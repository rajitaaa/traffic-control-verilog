==> flow/design.v <==
module VerilogBM_224_238(n_lights,s_lights,e_lights,w_lights,clk,rst_a);
   output reg [2:0] n_lights,s_lights,e_lights,w_lights; 
   input      clk;
   input      rst_a;
   reg [2:0] state;
   parameter [2:0] north=3'b000;
   parameter [2:0] north_y=3'b001;
   parameter [2:0] south=3'b010;
   parameter [2:0] south_y=3'b011;
   parameter [2:0] east=3'b100;
   parameter [2:0] east_y=3'b101;
   parameter [2:0] west=3'b110;
   parameter [2:0] west_y=3'b111;
   reg [2:0] count;
   always @(posedge clk, posedge rst_a)
     begin
        if (rst_a)
            begin
                state=north;
                count =3'b000;
            end
        else
            begin
                case (state)
                north :
                    begin
                        if (count==3'b111)
                            begin
                            count=3'b000;
                            state=north_y;
                            end
                        else
                            begin
                            count=count+3'b001;
                            state=north;
                            end
                    end
                north_y :
                    begin
                        if (count==3'b011)
                            begin
                            count=3'b000;
                            state=south;
                            end
                        else
                            begin
                            count=count+3'b001;
                            state=north_y;
                        end
                    end
               south :
                    begin
                        if (count==3'b111)
                            begin
                            count=3'b0;
                            state=south_y;
                            end
                        else
                            begin
                            count=count+3'b001;
                            state=south;
                        end
                    end
            south_y :
                begin
                    if (count==3'b011)
                        begin
                        count=3'b0;
                        state=east;
                        end
                    else
                        begin
                        count=count+3'b001;
                        state=south_y;
                        end
                    end
            east :
                begin
                    if (count==3'b111)
                        begin
                        count=3'b0;
                        state=east_y;
                        end
                    else
                        begin
                        count=count+3'b001;
                        state=east;
                        end
                    end
            east_y :
                begin
                    if (count==3'b011)
                        begin
                        count=3'b0;
                        state=west;
                        end
                    else
                        begin
                        count=count+3'b001;
                        state=east_y;
                        end
                    end
            west :
                begin
                    if (count==3'b111)
                        begin
                        state=west_y;
                        count=3'b0;
                        end
                    else
                        begin
                        count=count+3'b001;
                        state=west;
                        end
                    end
            west_y :
                begin
                    if (count==3'b011)
                        begin
                        state=north;
                        count=3'b0;
                        end
                    else
                        begin
                        count=count+3'b001;
                        state=west_y;
                        end
                    end
            endcase  
        end  
    end 
always @(state)
     begin
         case (state)
            north :
                begin
                    n_lights = 3'b001;
                    s_lights = 3'b001;
                    e_lights = 3'b100;
                    w_lights = 3'b100;
                end  
            north_y :
                begin
                    n_lights = 3'b010;
                    s_lights = 3'b010;
                    e_lights = 3'b100;
                    w_lights = 3'b100;
                end  
            south :
                begin
                    n_lights = 3'b001;
                    s_lights = 3'b001;
                    e_lights = 3'b100;
                    w_lights = 3'b100;
                end  
            south_y :
                begin
                    n_lights = 3'b010;
                    s_lights = 3'b010;
                    e_lights = 3'b100;
                    w_lights = 3'b100;
                end  
            west :
                begin
                    n_lights = 3'b100;
                    s_lights = 3'b100;
                    e_lights = 3'b001;
                    w_lights = 3'b001;
                end  
            west_y :
                begin
                    n_lights = 3'b100;
                    s_lights = 3'b100;
                    e_lights = 3'b010;
                    w_lights = 3'b010;
                end  
            east :
                begin
                    n_lights = 3'b100;
                    s_lights = 3'b100;
                    e_lights = 3'b001;
                    w_lights = 3'b001;
                end  
            east_y :
                begin
                    n_lights = 3'b100;
                    s_lights = 3'b100;
                    e_lights = 3'b010;
                    w_lights = 3'b010;
                end  
            endcase  
     end  
endmodule
## From RTL to reports: VerilogBM_224_238

Tool output for the design above, in the order of the flow.
Line numbers count from 1 in the design file above.
Cell names lack the library's common part.
The mark - stands for no value.

- Design top: VerilogBM_224_238
- Clock port: clk
- Library: sky130hd
- Timing corner: tt_025C_1v80

## After elaboration

Source: Yosys, flattened and elaborated, memories not mapped. Widths are those after wreduce; folded enables and synchronous resets count as part of the registers. Registers that Yosys merges into a memory's read port (data or address) are not register bits. Print and check cells do not count.
Memory sizes are those after Yosys's memory passes, which may raise the word count (mostly to a power of two), join words into wider ones and drop unused or constant bits.

- Register bits: 6
- Memory bits (read-only): 96
- Memories: 1
- Bits of input ports: 2
- Output and inout bits: 12
- Word-level cells: 28

Memories:

| name | words | bits a word | read ports | wr ports | RTL line | source |
|---|---|---|---|---|---|---|
| (no name shown) | 8 | 12 | 1 | 0 | 134 | `case (state)` |

- Add/sub/neg operators: 1
- Equal/unequal tests: 9
- Multiplexer cells: 12
- Reduce/logical cells: 3

Operators with widths:

| cell | number |
|---|---|
| 3-bit parallel mux with 8-bit select | 1 |
| 3-bit == test (second input constant) | 5 |
| 3-bit 2-to-1 mux | 4 |
| 3-bit by 2-bit == test with 1-bit output (second input constant) | 3 |
| 4-bit OR reduction | 2 |
| 3-bit parallel mux with 2-bit select | 1 |
| 2-bit 2-to-1 mux | 2 |
| 1-bit 2-to-1 mux | 4 |
| 3-bit by 1-bit adder with 3-bit output (second input constant) | 1 |
| 3-bit by 1-bit == test with 1-bit output (second input constant) | 1 |
| 3-bit logical NOT | 1 |

## Depth

Longest topological path by Yosys (ltp), each cell counted once; first at word level (registers and memories cut), then after technology mapping (sequential cells cut; the memories' decode and read muxes count).

- Word-level depth: 3
- ABC_AREA: 0
- Mapped depth: 5
- Depth with buffers taken out: 5

## Mapped cells and area

Yosys stat after the flow's synthesis: flattened, memories mapped to cells. It holds for the ABC_AREA given above (unset counts as 0); a run with the other value may have another netlist.
Totals and module areas in this step are rounded.

Cells by type:

| cell type | number | total area (µm²) |
|---|---|---|
| dfrtp_1 | 6 | 150.144 |
| buf_4 | 8 | 60.058 |
| ha_1 | 4 | 50.048 |
| nor2b_1 | 3 | 18.768 |
| buf_6 | 1 | 11.261 |
| inv_1 | 3 | 11.261 |
| nor2_1 | 3 | 11.261 |
| a21oi_1 | 2 | 10.01 |
| o21ai_1 | 2 | 10.01 |
| a221oi_1 | 1 | 8.758 |
| a22o_1 | 1 | 8.758 |
| a311oi_1 | 1 | 8.758 |
| and3b_1 | 1 | 8.758 |
| nor2b_2 | 1 | 8.758 |
| xnor2_1 | 1 | 8.758 |
| nand2_1 | 2 | 7.507 |
| and2_1 | 1 | 6.256 |
| nand3_1 | 1 | 5.005 |
| inv_2 | 1 | 3.754 |

- Cells in the netlist: 43
- Mapped area: 0.000408 mm²
- Sequential area: 0.00015 mm²
- Flip-flops: 6
- Buffers: 9

## Timing after synthesis

Source: OpenSTA report_checks on the synthesized netlist (no wires, ideal clock, input and output delay 20% of the period each), path of least setup slack; recovery checks are left aside. Register names are those of the netlist, which keeps one name where synthesis merged equal registers.

- Path type: register to output
- Start point: register state[0]
- End point: output s_lights[1]
- Clock period: 1.45 ns
- External output delay: 0.290 ns
- Time at the first pin: 0.000 ns
- Arrival: 0.919 ns
- Required time: 1.160 ns
- Setup slack: 0.241 ns
- Path delay: 0.919 ns
- Stages on the path: 4
- Buffers on the path: 2
- Period reached after synthesis: 1.209 ns

"path delay" = arrival - input delay + setup time.
A path that ends at an output port has no setup time.
"stages on the path" counts driving pins, that of a launching flip-flop among them; a cell with two outputs on the path counts twice.
"period reached after synthesis" = period - worst setup slack (recovery checks aside). The figure is calculated, with input and output delays left at 20% of the set period.
The rows between start and end are the longest chain of elaborated cells between them; the timing report does not say that the signal goes this way. Where chains are equally long, one stands for them.
Each line given opens the expression or statement behind the cell; cells for indexed reads and writes are added by Yosys, which also makes memories of some case tables.
A memory read counts as a cell of the chain, while the word-level depth stops at memories.
At most two assigning lines are given for a register; there are more.

- Cell sequence: dfrtp_1 buf_4 nor2b_1 buf_4
- Length of the longest elaborated chain: 1
- Elaborated cells on any way between the ends: 1
- RTL lines with such cells: 1
- Classes of those cells: memory (1)

Ends and longest elaborated chain, after synthesis:

| what | RTL line | source |
|---|---|---|
| start, declared | 5 | `reg [2:0] state;` |
| start, assigned | 19 | `state=north;` |
| start, assigned | 30 | `state=north_y;` |
| memory 8 x 12 bit | 134 | `case (state)` |
| end, declared | 2 | `output reg [2:0] n_lights,s_lights,e_lights,w_lights;` |

Nets of the timed path that keep an RTL name, with a line that drives or declares them; the list need not be complete.

Nets with RTL names, path after synthesis:

| net | RTL line |
|---|---|
| n_lights[1] | 134 |

## Path in the finished layout

Path of least setup slack in the final report of entry A (OpenROAD, finished layout, wires in). Where an end is a register, its clock arrival counts in the times.

- Path type: register to output
- Start point: register state[0]
- End point: output e_lights[0]
- Clock period: 1.02 ns
- External output delay: 0.20 ns
- Time at the first pin: 0.25 ns
- Arrival: 1.02 ns
- Required time: 0.82 ns
- Setup slack: -0.20 ns
- Stages on the path: 4
- Buffers on the path: 2

The rows between start and end are the longest chain of elaborated cells between them; the timing report does not say that the signal goes this way. Where chains are equally long, one stands for them.
A memory read counts as a cell of the chain, while the word-level depth stops at memories.
At most two assigning lines are given for a register; there are more.

- Cell sequence: dfrtp_1 buf_6 nor2_4 buf_6
- Length of the longest elaborated chain: 1
- Elaborated cells on any way between the ends: 1
- RTL lines with such cells: 1
- Classes of those cells: memory (1)

Ends and longest elaborated chain, after layout:

| what | RTL line | source |
|---|---|---|
| start, declared | 5 | `reg [2:0] state;` |
| start, assigned | 19 | `state=north;` |
| start, assigned | 30 | `state=north_y;` |
| memory 8 x 12 bit | 134 | `case (state)` |
| end, declared | 2 | `output reg [2:0] n_lights,s_lights,e_lights,w_lights;` |

==> results <==
2 stored runs of VerilogBM_224_238 in the flow (synthesis by Yosys, layout by OpenROAD, sky130hd cells), in arbitrary order. Constraints: input delay and output delay 20% of the set period each, output load 0.01 pF.
By "achieved clock period" is meant the clock period of the run minus its worst setup slack. This is arithmetic on one report: input and output delays are still those of the set period (20% each).
"critical path time" = time allowed to the worst setup path (clock period - input delay - output delay, where it has them) - its slack; a late launch clock adds to it, a late capture clock takes from it.
"total design power" rests on the timing tool's default activity at the inputs, not on a simulated workload.
Measured values are rounded.
A setting shown as n/a is not set for that run.
Results: n/a = not shown.

| name | entry A | entry B |
|---|---|---|
| period_ns | 1.02 | 1.78 |
| CORE_UTILIZATION | 31 | 65 |
| SETUP_SLACK_MARGIN | -0.05 | 0.23 |
| PLACE_DENSITY | 0.79 | n/a |
| CORE_MARGIN | 9 | 7 |
| TNS_END_PERCENT | 10 | n/a |
| GPL_ROUTABILITY_DRIVEN | 0 | n/a |
| CTS_CLUSTER_SIZE | 80 | n/a |
| CTS_CLUSTER_DIAMETER | 157 | 103 |
| MIN_ROUTING_LAYER | met2 | met1 |
| MAX_ROUTING_LAYER | met5 | n/a |
| CAP_MARGIN | 20 | 15 |
| SLEW_MARGIN | 20 | 15 |
| CORE_ASPECT_RATIO | n/a | 0.56 |
| standard-cell area of the final layout (mm²) | 0.000614 | n/a |
| utilization after layout (%) | 52.5 | n/a |
| critical path time (ns) | 1.02 | n/a |
| critical path type | register to output | n/a |
| total design power (µW) | 468 | n/a |
| achieved clock period (ns) | 1.222 | n/a |
| synthesis area (mm²) | 0.000408 | n/a |
| lowest setup slack (ns) | -0.202 | n/a |
| final setup TNS (ns) | -2.46 | n/a |
| total die area (mm²) | 0.00295 | n/a |

Entry B: stopped before the end: floorplanning reported PDN-0185
